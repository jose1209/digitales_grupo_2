==> flow/design.v <==
`timescale 1ns / 1ps
module Primermaquina(
	input wire P_H,A_H,G,clk,rst,
	output reg L_AH,L_PH,L_G,
	output reg [10:0] sseg
);
localparam[2:0] S0 = 3'b000, S1 = 3'b001, S2 = 3'b010, S3 =3'b011, S4 = 3'b100, S5 = 3'b101;
localparam[1:0] L0 = 2'b00, L1 = 2'b01, L2 = 2'b10, L3 = 2'b11;
reg[1:0] sel,sel_next;
reg[2:0] est_actual, est_siguiente;
always @(posedge clk, posedge rst)
	if(rst)
begin	
	est_actual <= S0;
	sel <= L0;
end
	else
begin
	est_actual <= est_siguiente;
	sel <= sel_next;
end
always @*	
begin
	sseg = 0;
	sel_next = sel;
	est_siguiente = est_actual;
	L_AH = 0;
	L_PH = 0;
	L_G = 0;
			case(est_actual)
				S0: 
					begin
						if (A_H && !P_H && !G) 
							est_siguiente = S1;
						else if(A_H && P_H && !G)
							est_siguiente = S2;
						else if(G && !A_H && !P_H)
							est_siguiente = S3;
						else if(G && A_H && !P_H)
							est_siguiente = S4;
						else if(G && A_H && P_H)
							est_siguiente = S5;
						else
							begin
							est_siguiente = S0;			
							L_AH = 0;
							L_PH = 0;
							L_G = 0;
								case(sel)
								L0:
								begin
								sseg  = 11'b00100101110;  	 
								sel_next = L1;
								end
								L1:
								begin
								sseg  = 11'b11111111101;  	 
								sel_next = L2;
								end
								L2:
								begin
								sseg  = 11'b11111111011;	 
								sel_next = L3;
								end
								L3:
								begin
								sseg  = 11'b10000000111;   
								sel_next = L0;
								end
							endcase
						end
					end
				S1:
					begin
						if (A_H && P_H && !G) 
							est_siguiente = S2;
						else if(!G && !A_H && !P_H)
							est_siguiente = S0;
						else if(G && !A_H && !P_H)
							est_siguiente = S3;
						else if(G && A_H && !P_H)
							est_siguiente = S4;
						else if(G && A_H && P_H)
							est_siguiente = S5;
						else
							begin
							est_siguiente = S1;
								L_AH = 1;
								L_PH = 0;
								L_G = 0;
								case(sel)
								L0:
								begin
								sseg  = 11'b00100101110;  	 
								sel_next = L1;
								end
								L1:
								begin
								sseg  = 11'b11111111101;  	 
							   sel_next = L2;
								end
								L2:
								begin
								sseg  = 11'b11111111011;	 
								sel_next = L3;
								end
								L3:
								begin
								sseg  = 11'b11110010111;   
								sel_next = L0;
								end
							endcase
						end
					end
				S2:		
					begin
						if (G && !A_H && !P_H) 
							est_siguiente = S3;
						else if(!G && !A_H && !P_H)
							est_siguiente = S0;
						else if(A_H && !P_H && !G) 
							est_siguiente = S1;
						else if(G && A_H && !P_H)
							est_siguiente = S4;
						else if(G && A_H && P_H)
							est_siguiente = S5;
						else
							begin
							est_siguiente = S2;
								L_AH = 1;
								L_PH = 1;
								L_G = 0;
								case(sel)
								L0:
								begin
								sseg  = 11'b00100101110;  	 
								sel_next = L1;
								end
								L1:
								begin
								sseg  = 11'b11111111101;  	 
								sel_next = L2;
								end
								L2:
								begin
								sseg  = 11'b11111111011;	 
								sel_next = L3;
								end
								L3:
								begin
								sseg  = 11'b01001000111;	 
								sel_next = L0;
								end
							endcase
						end
					end
				S3:
					begin
						if (G && A_H && !P_H) 
							est_siguiente = S4;
						else if(!G && !A_H && !P_H)
							est_siguiente = S0;
						else if(A_H && !P_H && !G) 
							est_siguiente = S1;
						else if(A_H && P_H && !G) 
							est_siguiente = S2;
						else if(G && A_H && P_H)
							est_siguiente = S5;
						else
							begin
							est_siguiente = S3;
								L_AH = 0;
								L_PH = 0;
								L_G = 1;
								case(sel)
								L0:
								begin
								sseg  = 11'b00100101110;  	 
								sel_next = L1;
								end
								L1:
								begin
								sseg  = 11'b11111111101;  	 
								sel_next = L2;
								end
								L2:
								begin
								sseg  = 11'b11111111011;	 
								sel_next = L3;
								end
								L3:
								begin
								sseg  = 11'b01100000111;	 
								sel_next = L0;
								end
							endcase
						end
					end
				S4:
					begin
						if (G && A_H && P_H) 
							est_siguiente = S5;
						else if(!G && !A_H && !P_H)
							est_siguiente = S0;
						else if(A_H && !P_H && !G) 
							est_siguiente = S1;
						else if(A_H && P_H && !G) 
							est_siguiente = S2;
						else if(G && !A_H && !P_H)
							est_siguiente = S3;
						else
							begin
							est_siguiente = S4;
								L_AH = 1;
								L_PH = 0;
								L_G = 1;
								case(sel)
								L0:
								begin
								sseg  = 11'b00100101110;  	 
								sel_next = L1;
								end
								L1:
								begin
								sseg  = 11'b11111111101;  	 
								sel_next = L2;
								end
								L2:
								begin
								sseg  = 11'b11111111011;	 
								sel_next = L3;
								end
								L3:
								begin
								sseg  = 11'b00110010111;	 
								sel_next = L0;
								end
							endcase
						end
					end
				S5:
					begin
						if (A_H && !P_H && !G) 
							est_siguiente = S1;
						else if(!G && !A_H && !P_H)
							est_siguiente = S0;
						else if(A_H && P_H && !G) 
							est_siguiente = S2;
						else if(G && !A_H && !P_H)
							est_siguiente = S3;
						else if(G && A_H && !P_H)
							est_siguiente = S4;
						else
							begin
							est_siguiente = S5;
								L_AH = 1;
								L_PH = 1;
								L_G = 1;
								case(sel)
								L0:
								begin
								sseg  = 11'b00100101110;  	 
								sel_next = L1;
								end
								L1:
								begin
								sseg  = 11'b11111111101;  	 
								sel_next = L2;
								end
								L2:
								begin
								sseg  = 11'b11111111011;	 
								sel_next = L3;
								end
								L3:
								begin
								sseg  = 11'b00100100111;	 
								sel_next = L0;
								end
							endcase
						end
					end
		endcase
		end
endmodule
Step by step through the tools: Primermaquina
The steps from the RTL of Primermaquina to its reports follow in flow order.
Lines are those of the file above, counted from 1.
Not given: --
- top module: Primermaquina
- clock port: clk
- library: sky130hd
- corner: tt_025C_1v80

Elaborated design
Counts by Yosys on the flattened word-level netlist (proc, flatten, opt, wreduce; memories kept). Register bits leave out memories and registers merged into their read ports (data or address). Print and check cells are left out.
- reductions and logical operators: 18
- noted equal/unequal tests: 29
- muxes and demuxes: 119
- operators by type and width (cell ; count):
    11-bit 2-to-1 mux ; 30
    11-bit case mux with 4-bit select ; 6
    3-bit 2-to-1 mux ; 29
    11-bit case mux with 6-bit select ; 1
    2-bit 2-to-1 mux ; 24
    2-bit inequality test with constant B ; 21
    1-bit 2-to-1 mux ; 23
    22-bit AND reduction ; 1
    3-bit case mux with 6-bit select ; 1
    2-bit case mux with 6-bit select ; 1
    1-bit logical AND ; 11
    2-bit case mux with 4-bit select ; 1
    3-bit by 2-bit equality test with 1-bit output with constant B ; 2
    3-bit equality test with constant B ; 2
    6-bit nonzero test ; 1
    2-bit equality test with constant B ; 2
    1-bit case mux with 4-bit select ; 1
    1-bit logical NOT ; 3
    3-bit by 1-bit equality test with 1-bit output with constant B ; 1
    3-bit logical NOT ; 1
    1-bit case mux with 3-bit select ; 1
    2-bit by 1-bit equality test with 1-bit output with constant B ; 1
    2-bit logical NOT ; 1
    1-bit case mux with 2-bit select ; 1
- noted output and inout bits: 14
- elaborated cells: 168
- flip-flop bits (word level): 5
- input bits at 5

Logic depth
Longest topological path by Yosys (ltp), each cell counted once; first at word level (registers and memories cut), then after technology mapping (sequential cells cut; the memories' decode and read muxes count).
- depth after elaboration at 9
- noted ABC_AREA: 1
- gate-level depth with buffers: 11
- noted gate-level depth less buffers: 9

After synthesis
The flow's flattened synthesis, as Yosys stat reports it; memories are mapped. The netlist is that of the ABC_AREA named above (0 if unset); the other value can give another one.
- area of sequential cells: 252.7 um^2
- mapped flip-flops at 10
- buffer cells at 52
- chip area (Yosys): 2297.2 um^2
- standard cells after synthesis: 437
- cells by type (type ; count ; area in all (um^2)):
    sky130_fd_sc_hd__nand4_1 ; 74 ; 462.944
    sky130_fd_sc_hd__nand2_1 ; 107 ; 401.635
    sky130_fd_sc_hd__nand3_1 ; 67 ; 335.322
    sky130_fd_sc_hd__nor2_1 ; 59 ; 221.462
    sky130_fd_sc_hd__dfrtp_1 ; 8 ; 200.192
    sky130_fd_sc_hd__clkbuf_1 ; 28 ; 105.101
    sky130_fd_sc_hd__buf_2 ; 15 ; 75.072
    sky130_fd_sc_hd__inv_1 ; 17 ; 63.811
    sky130_fd_sc_hd__o21ai_0 ; 11 ; 55.053
    sky130_fd_sc_hd__dfstp_2 ; 2 ; 52.55
    sky130_fd_sc_hd__a21oi_1 ; 10 ; 50.048
    sky130_fd_sc_hd__nor3_1 ; 10 ; 50.048
    sky130_fd_sc_hd__buf_6 ; 4 ; 45.043
    sky130_fd_sc_hd__nor2_2 ; 4 ; 25.024
    sky130_fd_sc_hd__nand2_4 ; 2 ; 22.522
    sky130_fd_sc_hd__nand2_2 ; 3 ; 18.768
    sky130_fd_sc_hd__o41ai_1 ; 2 ; 17.517
    sky130_fd_sc_hd__clkbuf_8 ; 1 ; 13.763
Not listed: further types 9, cells in them 13.

Path before layout
Source: OpenSTA report_checks on the synthesized netlist (no wires, ideal clock, input and output delay 20% of the period each), path of least setup slack; recovery checks are left aside. Register names are those of the netlist, which keeps one name where synthesis merged equal registers.
- path kind: input to output
- start point: input port A_H
- end point: output port sseg[7]
- noted path delay: 1.131 ns
- data arrival time: 1.497 ns
- time at the first pin: 0.366 ns
- required time: 1.464 ns
- path buffers: 2
- external output delay at 0.366 ns
- noted path slack: -0.033 ns
- noted stages: 11
- input delay at 0.366 ns
- clock period: 1.83 ns
- noted synthesis period reached: 1.863 ns
"path delay" = arrival - input delay + setup time.
At an output port there is no setup time.
"stages": output pins that drive a net of the path, with the launching flip-flop's if there is one; two outputs of one cell count as two.
"synthesis period reached" = period - worst setup slack (recovery checks aside). The figure is calculated, with input and output delays left at 20% of the set period.
The rows between start and end are the longest chain of elaborated cells between them; the timing report does not say that the signal goes this way. Where chains are equally long, one stands for them.
Each line given opens the expression or statement behind the cell; cells for indexed reads and writes are added by Yosys, which also makes memories of some case tables.
- path through: sky130_fd_sc_hd__buf_6 sky130_fd_sc_hd__nand2_1 sky130_fd_sc_hd__clkinv_2 sky130_fd_sc_hd__nor2_2 sky130_fd_sc_hd__nand2_2 sky130_fd_sc_hd__nand2_1 sky130_fd_sc_hd__nor2_2 sky130_fd_sc_hd__nand2_2 sky130_fd_sc_hd__nand2_2 sky130_fd_sc_hd__nand3_1 sky130_fd_sc_hd__buf_4
- cells in the longest elaborated chain: 9
- noted elaborated cells on any way between the ends: 43
- classes of those cells: 31 x mux; 12 x reduce/logical
- RTL lines, path after synthesis (item ; line ; RTL):
    start, declared ; 3 ; input wire P_H,A_H,G,clk,rst,
    1-bit logical NOT ; 209 ; else if(G && !A_H && !P_H)
    1-bit logical AND x2 ; 209 ;
    11-bit 2-to-1 mux ; 209 ;
    11-bit 2-to-1 mux ; 207 ; else if(A_H && P_H && !G)
    11-bit 2-to-1 mux ; 205 ; else if(A_H && !P_H && !G)
    11-bit 2-to-1 mux ; 203 ; else if(!G && !A_H && !P_H)
    11-bit 2-to-1 mux ; 201 ; if (G && A_H && P_H)
    11-bit case mux with 6-bit select ; 30 ; case(est_actual)
    end, declared ; 5 ; output reg [10:0] sseg
Some nets on the timed path still bear RTL names; the line given drives or declares the net.
- nets with RTL names, path after synthesis (signal ; line):
    sseg[4] ; 30

Worst path after layout
Path of least setup slack in the final report of stored run 1 (OpenROAD, finished layout, wires in). Where an end is a register, its clock arrival counts in the times.
- path kind: input to output
- start point: input port P_H
- end point: output port L_AH
- noted path slack: 0.55 ns
- time at the first pin: 0.55 ns
- external output delay at 0.55 ns
- data arrival time: 1.66 ns
- noted stages: 8
- input delay at 0.55 ns
- path buffers: 4
- clock period: 2.76 ns
- required time: 2.21 ns
The rows between start and end are the longest chain of elaborated cells between them; the timing report does not say that the signal goes this way. Where chains are equally long, one stands for them.
- path through: sky130_fd_sc_hd__buf_8 sky130_fd_sc_hd__inv_4 sky130_fd_sc_hd__buf_6 sky130_fd_sc_hd__a21oi_2 sky130_fd_sc_hd__nand2_1 sky130_fd_sc_hd__buf_4 sky130_fd_sc_hd__nand4_1 sky130_fd_sc_hd__dlygate4sd2_1
- cells in the longest elaborated chain: 8
- noted elaborated cells on any way between the ends: 28
- classes of those cells: 19 x mux; 9 x reduce/logical
- RTL lines, path post-layout (item ; line ; RTL):
    start, declared ; 3 ; input wire P_H,A_H,G,clk,rst,
    1-bit logical NOT ; 251 ; else if(G && A_H && !P_H)
    1-bit logical AND ; 251 ;
    1-bit 2-to-1 mux ; 251 ;
    1-bit 2-to-1 mux ; 249 ; else if(G && !A_H && !P_H)
    1-bit 2-to-1 mux ; 247 ; else if(A_H && P_H && !G)
    1-bit 2-to-1 mux ; 245 ; else if(!G && !A_H && !P_H)
    1-bit 2-to-1 mux ; 243 ; if (A_H && !P_H && !G)
    1-bit case mux with 4-bit select ; 30 ; case(est_actual)
    end, declared ; 4 ; output reg L_AH,L_PH,L_G,

Design Primermaquina on sky130hd. What follows are 2 stored runs of the flow, each under its own settings; their order means nothing. The constraints put input and output delay at 20% of the set period each and load the outputs with 0.01 pF.
"achieved period" means the clock period less the worst setup slack. The figure is calculated, with input and output delays left at 20% of the set period.
"power consumption": no workload was simulated; the value follows from the tool's default switching activity.

Stored run 1

==> flow/run.sh <==
#!/bin/bash
# the make line also repeats the synthesis and layout settings of config.mk as NAME=value (left out here)
make -C /OpenROAD-flow-scripts/flow DESIGN_CONFIG=/design/flow/config.mk WORK_HOME=/design/flow/orfs CLKGATE_MAP_FILE= finish
==> flow/config.mk <==
export PLATFORM = sky130hd
export DESIGN_NAME = Primermaquina
export DESIGN_NICKNAME = Primermaquina
export VERILOG_FILES = /design/flow/design.v
export SDC_FILE = /design/flow/constraint.sdc
export NUM_CORES = 4
export LEC_CHECK = 0
export ABC_AREA = 1
export CAP_MARGIN = 20
export CELL_PAD_IN_SITES_GLOBAL_PLACEMENT = 0
export CORE_ASPECT_RATIO = 0.91
export CORE_MARGIN = 2
export CORE_UTILIZATION = 25
export MAX_ROUTING_LAYER = met4
export SETUP_SLACK_MARGIN = 0.49
export SLEW_MARGIN = 20
==> flow/constraint.sdc <==
create_clock -name core_clock -period 2.76 [get_ports {clk}]
set_input_delay 0.5520 -clock core_clock [delete_from_list [all_inputs] [get_ports {clk}]]
set_output_delay 0.5520 -clock core_clock [all_outputs]
set_load 0.01 [all_outputs]

Measured in stored run 1:
- standard-cell area of the final layout: 2889.0 um^2
- power consumption at 1535 uW
- utilization at 32.2 %
- achieved period: 2.215 ns
- cell area after synthesis at 2297.2 um^2
- area inside the die boundary at 9972.0 um^2
- smallest setup slack: 0.545 ns
- worst hold slack after layout at 0.605 ns
- total negative slack at 0.000 ns

Stored run 2

==> flow/run.sh <==
#!/bin/bash
# the make line also repeats the synthesis and layout settings of config.mk as NAME=value (left out here)
make -C /OpenROAD-flow-scripts/flow DESIGN_CONFIG=/design/flow/config.mk WORK_HOME=/design/flow/orfs CLKGATE_MAP_FILE= finish
==> flow/config.mk <==
export PLATFORM = sky130hd
export DESIGN_NAME = Primermaquina
export DESIGN_NICKNAME = Primermaquina
export VERILOG_FILES = /design/flow/design.v
export SDC_FILE = /design/flow/constraint.sdc
export NUM_CORES = 4
export LEC_CHECK = 0
export ABC_AREA = 0
export CAP_MARGIN = 20
export CORE_MARGIN = 8
export CORE_UTILIZATION = 54
export CTS_CLUSTER_DIAMETER = 217
export GPL_ROUTABILITY_DRIVEN = 0
export SETUP_SLACK_MARGIN = 0.87
export SLEW_MARGIN = 20
export TNS_END_PERCENT = 75
==> flow/constraint.sdc <==
create_clock -name core_clock -period 3.28 [get_ports {clk}]
set_input_delay 0.6560 -clock core_clock [delete_from_list [all_inputs] [get_ports {clk}]]
set_output_delay 0.6560 -clock core_clock [all_outputs]
set_load 0.01 [all_outputs]

Measured in stored run 2:
- standard-cell area of the final layout: 1420.1 um^2
- power consumption at 523.5 uW
- utilization at 84.1 %
- achieved period: 2.628 ns
- cell area after synthesis at 938.4 um^2
- area inside the die boundary at 3327.6 um^2
- smallest setup slack: 0.652 ns
- worst hold slack after layout at 0.571 ns
- total negative slack at 0.000 ns
